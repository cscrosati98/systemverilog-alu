==> flow/design.v <==
module memory(input logic [14:0] data, 
					input logic [3:0] w_addr, r_addr, 
					input logic wen, ren, clock,
					output logic [14:0] q);
logic [14:0] mem [7:0];  
initial begin
	for (int i=0; i<8;i++) begin
		mem[i]= i[14:0];
	end
end
always_ff @(posedge clock)
	begin
	if (wen)
		mem[w_addr] <= data; 
	if (ren)
		q <= mem[r_addr]; 
	end
endmodule
== From RTL to reports: memory ==
The steps from the RTL of memory to its reports follow in flow order.
Line numbers count from 1 in the design file above.
Operators: Yosys type, input widths -> output width; for muxes data width and select width s.
Cell names lack the library's common part.
A cell with -- has no value.
Set-up
  top module: memory
  clock: clock
  standard-cell library: sky130hd
  timing corner: tt_025C_1v80

== Elaborated design ==
Source: Yosys, flattened and elaborated, memories not mapped. Widths are those after wreduce; folded enables and synchronous resets count as part of the registers. Registers that Yosys merges into a memory's read port (data or address) are not register bits. Print and check cells do not count. Equal cells are merged and count once.
Yosys's memory passes give these memory sizes; they may raise the number of words (mostly to a power of two), join words into wider ones and drop unused or constant bits.
Cells by class
  $add $sub $neg: 0
  multipliers: 0
  divide/modulo/power cells: 0
  order comparisons: 0
  eq/ne operators: 0
  shift operators: 0
  multiplexer cells: 3
  bitwise gates (word level): 0
  reductions and logical operators: 0
Operators by type and width (number)
  $mux 15: 1
  $mux 3: 1
  $mux 1: 1
Word-level totals
  register bits: 0
  bits in latches: 0
  RAM bits: 120
  ROM bits: 0
  word width x clocked read ports: 15
  memories: 1
  input bits: 26
  output and inout bits: 15
  word-level cells: 4
Memories
  mem: words 8, bits a word 15, rd ports 1, wr ports 1, RTL line 5  | logic [14:0] mem [7:0];

== Longest topological paths ==
Yosys ltp: most cells in a row. Word level: on the elaborated netlist, between registers, memories and ports. Mapped: between sequential cells and ports; inverters and the memories' decode and read muxes count.
Depth
  word-level depth: 1
  ABC_AREA: 0
  gate-level depth with buffers: 3
  depth with buffers taken out: 2

== Mapped cells and area ==
The flow's flattened synthesis, as Yosys stat reports it; memories are mapped. The netlist is that of the ABC_AREA named above (0 if unset); the other value can give another one.
Synthesis totals
  mapped cells: 201
  chip area (Yosys): 5123.7 um2
  sequential area: 4053.9 um2
  mapped flip-flops: 135
  buffer cells: 8
Cells by type
  edfxtp_1: number 135, total area 4.05E+03 um2
  mux4_1: number 30, total area 788.256 um2
  mux2_2: number 15, total area 168.912 um2
  buf_6: number 3, total area 33.782 um2
  nor2_1: number 6, total area 22.522 um2
  nand2b_1: number 3, total area 18.768 um2
  clkbuf_1: number 3, total area 11.261 um2
  nor3_1: number 2, total area 10.01 um2
  nand2_1: number 2, total area 7.507 um2
  clkbuf_2: number 1, total area 5.005 um2
  buf_1: number 1, total area 3.754 um2

== Timing after synthesis ==
Source: OpenSTA report_checks on the synthesized netlist (no wires, ideal clock, input and output delay 20% of the period each), path of least setup slack; recovery checks are left aside. Register names are those of the netlist, which keeps one name where synthesis merged equal registers.
Timing after synthesis
  kind: in2reg
  start: input port w_addr[2]
  end: memory mem[0][0]
  period: 2.22 ns
  input delay: 0.444 ns
  library setup time: 0.406 ns
  time at the first pin: 0.444 ns
  arrival time: 1.690 ns
  required time: 1.814 ns
  path slack: 0.124 ns
  path delay: 1.652 ns
  stages: 2
  path buffers: 0
  period reached after synthesis: 2.096 ns
"path delay" = arrival - input delay + setup time.
"stages" counts driving pins, that of a launching flip-flop among them; a cell with two outputs on the path counts twice.
"period reached after synthesis" = period - worst setup slack (recovery checks aside). The figure is calculated, with input and output delays left at 20% of the set period.
The rows between start and end are the longest chain of elaborated cells between them; the timing report does not say that the signal goes this way. Where chains are equally long, one stands for them.
Each line given opens the expression or statement behind the cell; cells for indexed reads and writes are added by Yosys, which also makes memories of some case tables.
Between the ends, after synthesis
  cells stage by stage: nand2b_1 -> nor3_1
  length of the longest elaborated chain: 1
  elaborated cells on any way between the ends: 1
  RTL lines with such cells: 1
  classes of those cells: mux: 1
RTL lines, path after synthesis
  start, declared: RTL line 2  | input logic [3:0] w_addr, r_addr,
  $mux 3: RTL line 13  | if (wen)
  end, declared: RTL line 5  | logic [14:0] mem [7:0];

== Worst path after layout ==
Path of least setup slack in the final report of job 1 (OpenROAD, finished layout, wires in). Where an end is a register, its clock arrival counts in the times.
Timing post-layout
  kind: reg2out
  start: register q[9]
  end: output port q[9]
  period: 1.76 ns
  output delay: 0.35 ns
  time at the first pin: 0.40 ns
  arrival time: 1.32 ns
  required time: 1.41 ns
  path slack: 0.09 ns
  stages: 2
  path buffers: 1
Between the ends, post-layout
  cells stage by stage: edfxtp_1 -> clkdlybuf4s50_1
  length of the longest elaborated chain: 0
  elaborated cells on any way between the ends: 0
  RTL lines with such cells: 0
RTL lines, path post-layout
  start, declared: RTL line 4  | output logic [14:0] q);
  end, declared: RTL line 4

Settings and measured results of 2 stored flow runs for module memory (sky130hd), not sorted in any way. The constraints put input and output delay at 20% of the set period each and load the outputs with 0.01 pF.
"achieved clock period (ns)" means the clock period less the worst setup slack. The figure is calculated, with input and output delays left at 20% of the set period.
"worst setup path time (ns)" = time allowed to the worst setup path (clock period - input delay - output delay, where it has them) - its slack; a late launch clock adds to it, a late capture clock takes from it.
"finish__power__total" is the tool's figure for a default switching activity; nothing was simulated.

Flow files of job 1
==> flow/run.sh <==
#!/bin/bash
# the make line also repeats the synthesis and layout settings of config.mk as NAME=value (left out here)
make -C /OpenROAD-flow-scripts/flow DESIGN_CONFIG=/design/flow/config.mk WORK_HOME=/design/flow/orfs CLKGATE_MAP_FILE= finish
==> flow/config.mk <==
export PLATFORM = sky130hd
export DESIGN_NAME = memory
export DESIGN_NICKNAME = memory
export VERILOG_FILES = /design/flow/design.v
export SDC_FILE = /design/flow/constraint.sdc
export NUM_CORES = 4
export LEC_CHECK = 0
export CAP_MARGIN = 20
export CELL_PAD_IN_SITES_GLOBAL_PLACEMENT = 0
export CORE_MARGIN = 2
export CORE_UTILIZATION = 21
export CTS_CLUSTER_SIZE = 53
export MIN_ROUTING_LAYER = met1
export PLACE_DENSITY = 0.59
export SETUP_SLACK_MARGIN = 0.14
export SLEW_MARGIN = 10
export TNS_END_PERCENT = 10
==> flow/constraint.sdc <==
create_clock -name core_clock -period 1.76 [get_ports {clock}]
set_input_delay 0.3520 -clock core_clock [delete_from_list [all_inputs] [get_ports {clock}]]
set_output_delay 0.3520 -clock core_clock [all_outputs]
set_load 0.01 [all_outputs]

report of job 1
yosys chip area after synthesis (um^2): 5123.7
finish__design__die__area: 25664.0
finish__design__instance__area__stdcell: 6625.1
finish__design__instance__utilization: 0.2748
finish__timing__setup__ws: 0.091
finish__timing__setup__tns: 0.000
finish__timing__hold__ws: 0.688
finish__power__total: 7.217e-03
achieved clock period (ns): 1.669
worst setup path time (ns): 1.32
worst setup path kind: reg2out

Flow files of job 2
==> flow/run.sh <==
#!/bin/bash
# the make line also repeats the synthesis and layout settings of config.mk as NAME=value (left out here)
make -C /OpenROAD-flow-scripts/flow DESIGN_CONFIG=/design/flow/config.mk WORK_HOME=/design/flow/orfs CLKGATE_MAP_FILE= finish
==> flow/config.mk <==
export PLATFORM = sky130hd
export DESIGN_NAME = memory
export DESIGN_NICKNAME = memory
export VERILOG_FILES = /design/flow/design.v
export SDC_FILE = /design/flow/constraint.sdc
export NUM_CORES = 4
export LEC_CHECK = 0
export CAP_MARGIN = 20
export CELL_PAD_IN_SITES_GLOBAL_PLACEMENT = 0
export CORE_MARGIN = 2
export CORE_UTILIZATION = 55
export CTS_CLUSTER_DIAMETER = 313
export CTS_CLUSTER_SIZE = 55
export GPL_ROUTABILITY_DRIVEN = 1
export GPL_TIMING_DRIVEN = 1
export PLACE_DENSITY_LB_ADDON = 0.05
export SLEW_MARGIN = 20
==> flow/constraint.sdc <==
create_clock -name core_clock -period 1.55 [get_ports {clock}]
set_input_delay 0.3100 -clock core_clock [delete_from_list [all_inputs] [get_ports {clock}]]
set_output_delay 0.3100 -clock core_clock [all_outputs]
set_load 0.01 [all_outputs]

report of job 2
yosys chip area after synthesis (um^2): 5123.7
finish__design__die__area: 10104.3
finish__design__instance__area__stdcell: 6429.9
finish__design__instance__utilization: 0.7025
finish__timing__setup__ws: 0.053
finish__timing__setup__tns: 0.000
finish__timing__hold__ws: 0.534
finish__power__total: 8.505e-03
achieved clock period (ns): 1.497
worst setup path time (ns): 1.19
worst setup path kind: reg2out
